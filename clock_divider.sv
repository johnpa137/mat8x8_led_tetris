==> flow/design.v <==
module clock_divider (clk, div_clk);
	input logic clk;
	output logic [31:0] div_clk;
	initial
		div_clk <= 0;
	always_ff @(posedge clk)
		div_clk <= div_clk + 1;
endmodule 
Step by step through the tools: clock_divider

What the tools print for clock_divider, step after step.
Line numbers count from 1 in the design file above.
Operators carry their Yosys type and port widths (W data, S select, Z words).
Cell names lack the library's common part.
A cell with -- has no value.

Top module: clock_divider
Clock port: clk
Library: sky130hd
Corner: tt_025C_1v80

Word-level counts

Yosys after proc, flatten, opt, wreduce and memory -nomap, before mapping. Enables and synchronous resets that opt folds into registers are not counted as muxes. Memory bits, and registers merged into a memory's read port (data or address), are not among the register bits. Print and check cells are not counted. Equal cells are merged and count once.

Flip-flop bits (word level): 32
Cells after elaboration: 2
Input bits: 1
Output and inout port bits: 32

Add/subtract/negate cells: 1

Operators with widths:

| cell                    | number |
| $add A32 B1 Y32 const B | 1 |

Depth

Yosys ltp: most cells in a row. Word level: on the elaborated netlist, between registers, memories and ports. Mapped: between sequential cells and ports; inverters and the memories' decode and read muxes count.

Depth after elaboration: 1
ABC_AREA: 0
Mapped depth: 6
Depth with buffers taken out: 5

Synthesis result

Yosys stat after the flow's synthesis: flattened, memories mapped to cells. It holds for the ABC_AREA given above (unset counts as 0); a run with the other value may have another netlist.
Totals and module areas in this step are rounded.

Cells by type:

| cell    | number | total area (um^2) |
| dfxtp_1 | 32     | 640.614 |
| xor2_1  | 20     | 175.168 |
| xnor2_1 | 10     | 87.584 |
| nor4_2  | 5      | 62.56 |
| nand3_1 | 10     | 50.048 |
| and4_1  | 4      | 35.034 |
| nand2_1 | 9      | 33.782 |
| nor4_1  | 4      | 25.024 |
| nor2_1  | 6      | 22.522 |
| nor4_4  | 1      | 21.27 |
| nand3_2 | 2      | 20.019 |
| nor3_1  | 4      | 20.019 |
| inv_1   | 5      | 18.768 |
| nand4_1 | 3      | 18.768 |
| and3_1  | 2      | 12.512 |
| ha_1    | 1      | 12.512 |
| buf_6   | 1      | 11.261 |
| or3_4   | 1      | 11.261 |

Not listed: further types 6, cells in them 7.

Cell area after synthesis: 1320 um^2
Area of sequential cells: 641 um^2
Cells in the netlist: 127
Flip-flops: 32

Timing after synthesis

Source: OpenSTA report_checks on the synthesized netlist (no wires, ideal clock, input and output delay 20% of the period each), path of least setup slack; recovery checks are left aside. Register names are those of the netlist, which keeps one name where synthesis merged equal registers.

Kind: reg2reg
From: register div_clk[0]
To: register div_clk[24]
Period: 2.05 ns
Data required time: 1.916 ns
Library setup time: 0.134 ns
Data arrival time: 1.534 ns
Path delay: 1.668 ns
Path slack: 0.382 ns
Driving pins on the path: 7
Synthesis period reached: 1.668 ns

"path delay" is the arrival time less input delay plus setup time.
"driving pins on the path": output pins that drive a net of the path, with the launching flip-flop's if there is one; two outputs of one cell count as two.
"synthesis period reached" is the clock period less the worst setup slack; recovery checks do not enter. This is arithmetic on one report: input and output delays are still those of the set period (20% each).
Between the ends stands the longest chain of elaborated cells between them, by number of cells; it is not shown to be the way that was timed. Of several equally long chains one is given.
A line is the first line of the expression or statement that the cell stems from. Yosys adds cells for indexed reads and writes and turns some case tables into memories.

Cell sequence: dfxtp_1 ha_1 nand3_1 or3_1 buf_2 nor4_1 xor2_1
Length of the longest elaborated chain: 1
Elaborated cells on any way between the ends: 1
Source lines of those cells: 1

Ends and longest elaborated chain, after synthesis:

| item            | line | source |
| from (decl)     | 3    | `output logic [31:0] div_clk;` |
| from (assign)   | 7    | `div_clk <= div_clk + 1;` |
| $add A32 B1 Y32 | 7    |  |
| to (assign)     | 7    |  |
| to (decl)       | 3    |  |

Worst path after layout

Path of least setup slack in the final report of record 1 (OpenROAD, finished layout, wires in). Where an end is a register, its clock arrival counts in the times.

Kind: reg2out
From: register div_clk[28]
To: output div_clk[28]
Driving pins on the path: 2
Data arrival time: 1.30 ns
Path slack: 0.30 ns
Data required time: 1.61 ns
Period: 2.01 ns
External output delay: 0.40 ns

Cell sequence: dfxtp_1 clkdlybuf4s50_1
Length of the longest elaborated chain: 0
Elaborated cells on any way between the ends: 0
Source lines of those cells: 0

Ends and longest elaborated chain, after layout:

| item          | line | source |
| from (decl)   | 3    | `output logic [31:0] div_clk;` |
| from (assign) | 7    | `div_clk <= div_clk + 1;` |
| to (decl)     | 3    |  |

Data sheet: physical implementation of clock_divider

Design clock_divider on sky130hd. What follows are 2 stored runs of the flow, each under its own settings; their order means nothing. The constraints put input and output delay at 20% of the set period each and load the outputs with 0.01 pF.
"clock period reached" = clock period - worst setup slack. The figure is calculated, with input and output delays left at 20% of the set period.
"time on the worst setup path" means the part of the period allowed to the worst setup path (the constraints hold back 20% at inputs and 20% at outputs) less its slack; where the path has registers, the arrival times of their clocks count too.
"total power of the final layout" is the tool's figure for a default switching activity; nothing was simulated.
Values from the reports are rounded here.

## Record 1

==> flow/run.sh <==
#!/bin/bash
# the make line also repeats the synthesis and layout settings of config.mk as NAME=value (left out here)
make -C /OpenROAD-flow-scripts/flow DESIGN_CONFIG=/design/flow/config.mk WORK_HOME=/design/flow/orfs CLKGATE_MAP_FILE= finish
==> flow/config.mk <==
export PLATFORM = sky130hd
export DESIGN_NAME = clock_divider
export DESIGN_NICKNAME = clock_divider
export VERILOG_FILES = /design/flow/design.v
export SDC_FILE = /design/flow/constraint.sdc
export NUM_CORES = 4
export LEC_CHECK = 0
export CAP_MARGIN = 20
export CELL_PAD_IN_SITES_DETAIL_PLACEMENT = 0
export CORE_MARGIN = 2
export CORE_UTILIZATION = 38
export GPL_TIMING_DRIVEN = 1
export PLACE_DENSITY_LB_ADDON = 0.24
export SETUP_SLACK_MARGIN = 0.24
export SLEW_MARGIN = 30
==> flow/constraint.sdc <==
create_clock -name core_clock -period 2.01 [get_ports {clk}]
set_input_delay 0.4020 -clock core_clock [delete_from_list [all_inputs] [get_ports {clk}]]
set_output_delay 0.4020 -clock core_clock [all_outputs]
set_load 0.01 [all_outputs]

| result of record 1 | value |
|---|---|
| chip area in the Yosys report | 1320 um^2 |
| die outline area | 3960 um^2 |
| area of the standard cells in the finished layout | 1810 um^2 |
| setup slack of the worst path | 0.303 ns |
| final setup TNS | 0.000 ns |
| total power of the final layout | 1120 µW |
| clock period reached | 1.707 ns |
| time on the worst setup path | 1.30 ns |
| critical path type | reg2out |

## Record 2

==> flow/run.sh <==
#!/bin/bash
# the make line also repeats the synthesis and layout settings of config.mk as NAME=value (left out here)
make -C /OpenROAD-flow-scripts/flow DESIGN_CONFIG=/design/flow/config.mk WORK_HOME=/design/flow/orfs CLKGATE_MAP_FILE= finish
==> flow/config.mk <==
export PLATFORM = sky130hd
export DESIGN_NAME = clock_divider
export DESIGN_NICKNAME = clock_divider
export VERILOG_FILES = /design/flow/design.v
export SDC_FILE = /design/flow/constraint.sdc
export NUM_CORES = 4
export LEC_CHECK = 0
export CAP_MARGIN = 10
export CORE_MARGIN = 3
export CORE_UTILIZATION = 48
export CTS_CLUSTER_DIAMETER = 121
export CTS_CLUSTER_SIZE = 46
export MIN_ROUTING_LAYER = met2
export PLACE_DENSITY_LB_ADDON = 0.04
export SETUP_SLACK_MARGIN = 0.05
export SLEW_MARGIN = 20
==> flow/constraint.sdc <==
create_clock -name core_clock -period 1.96 [get_ports {clk}]
set_input_delay 0.3920 -clock core_clock [delete_from_list [all_inputs] [get_ports {clk}]]
set_output_delay 0.3920 -clock core_clock [all_outputs]
set_load 0.01 [all_outputs]

| result of record 2 | value |
|---|---|
| chip area in the Yosys report | 1320 um^2 |
| die outline area | 3410 um^2 |
| area of the standard cells in the finished layout | 1730 um^2 |
| setup slack of the worst path | 0.203 ns |
| final setup TNS | 0.000 ns |
| total power of the final layout | 1050 µW |
| clock period reached | 1.757 ns |
| time on the worst setup path | 1.36 ns |
| critical path type | reg2out |
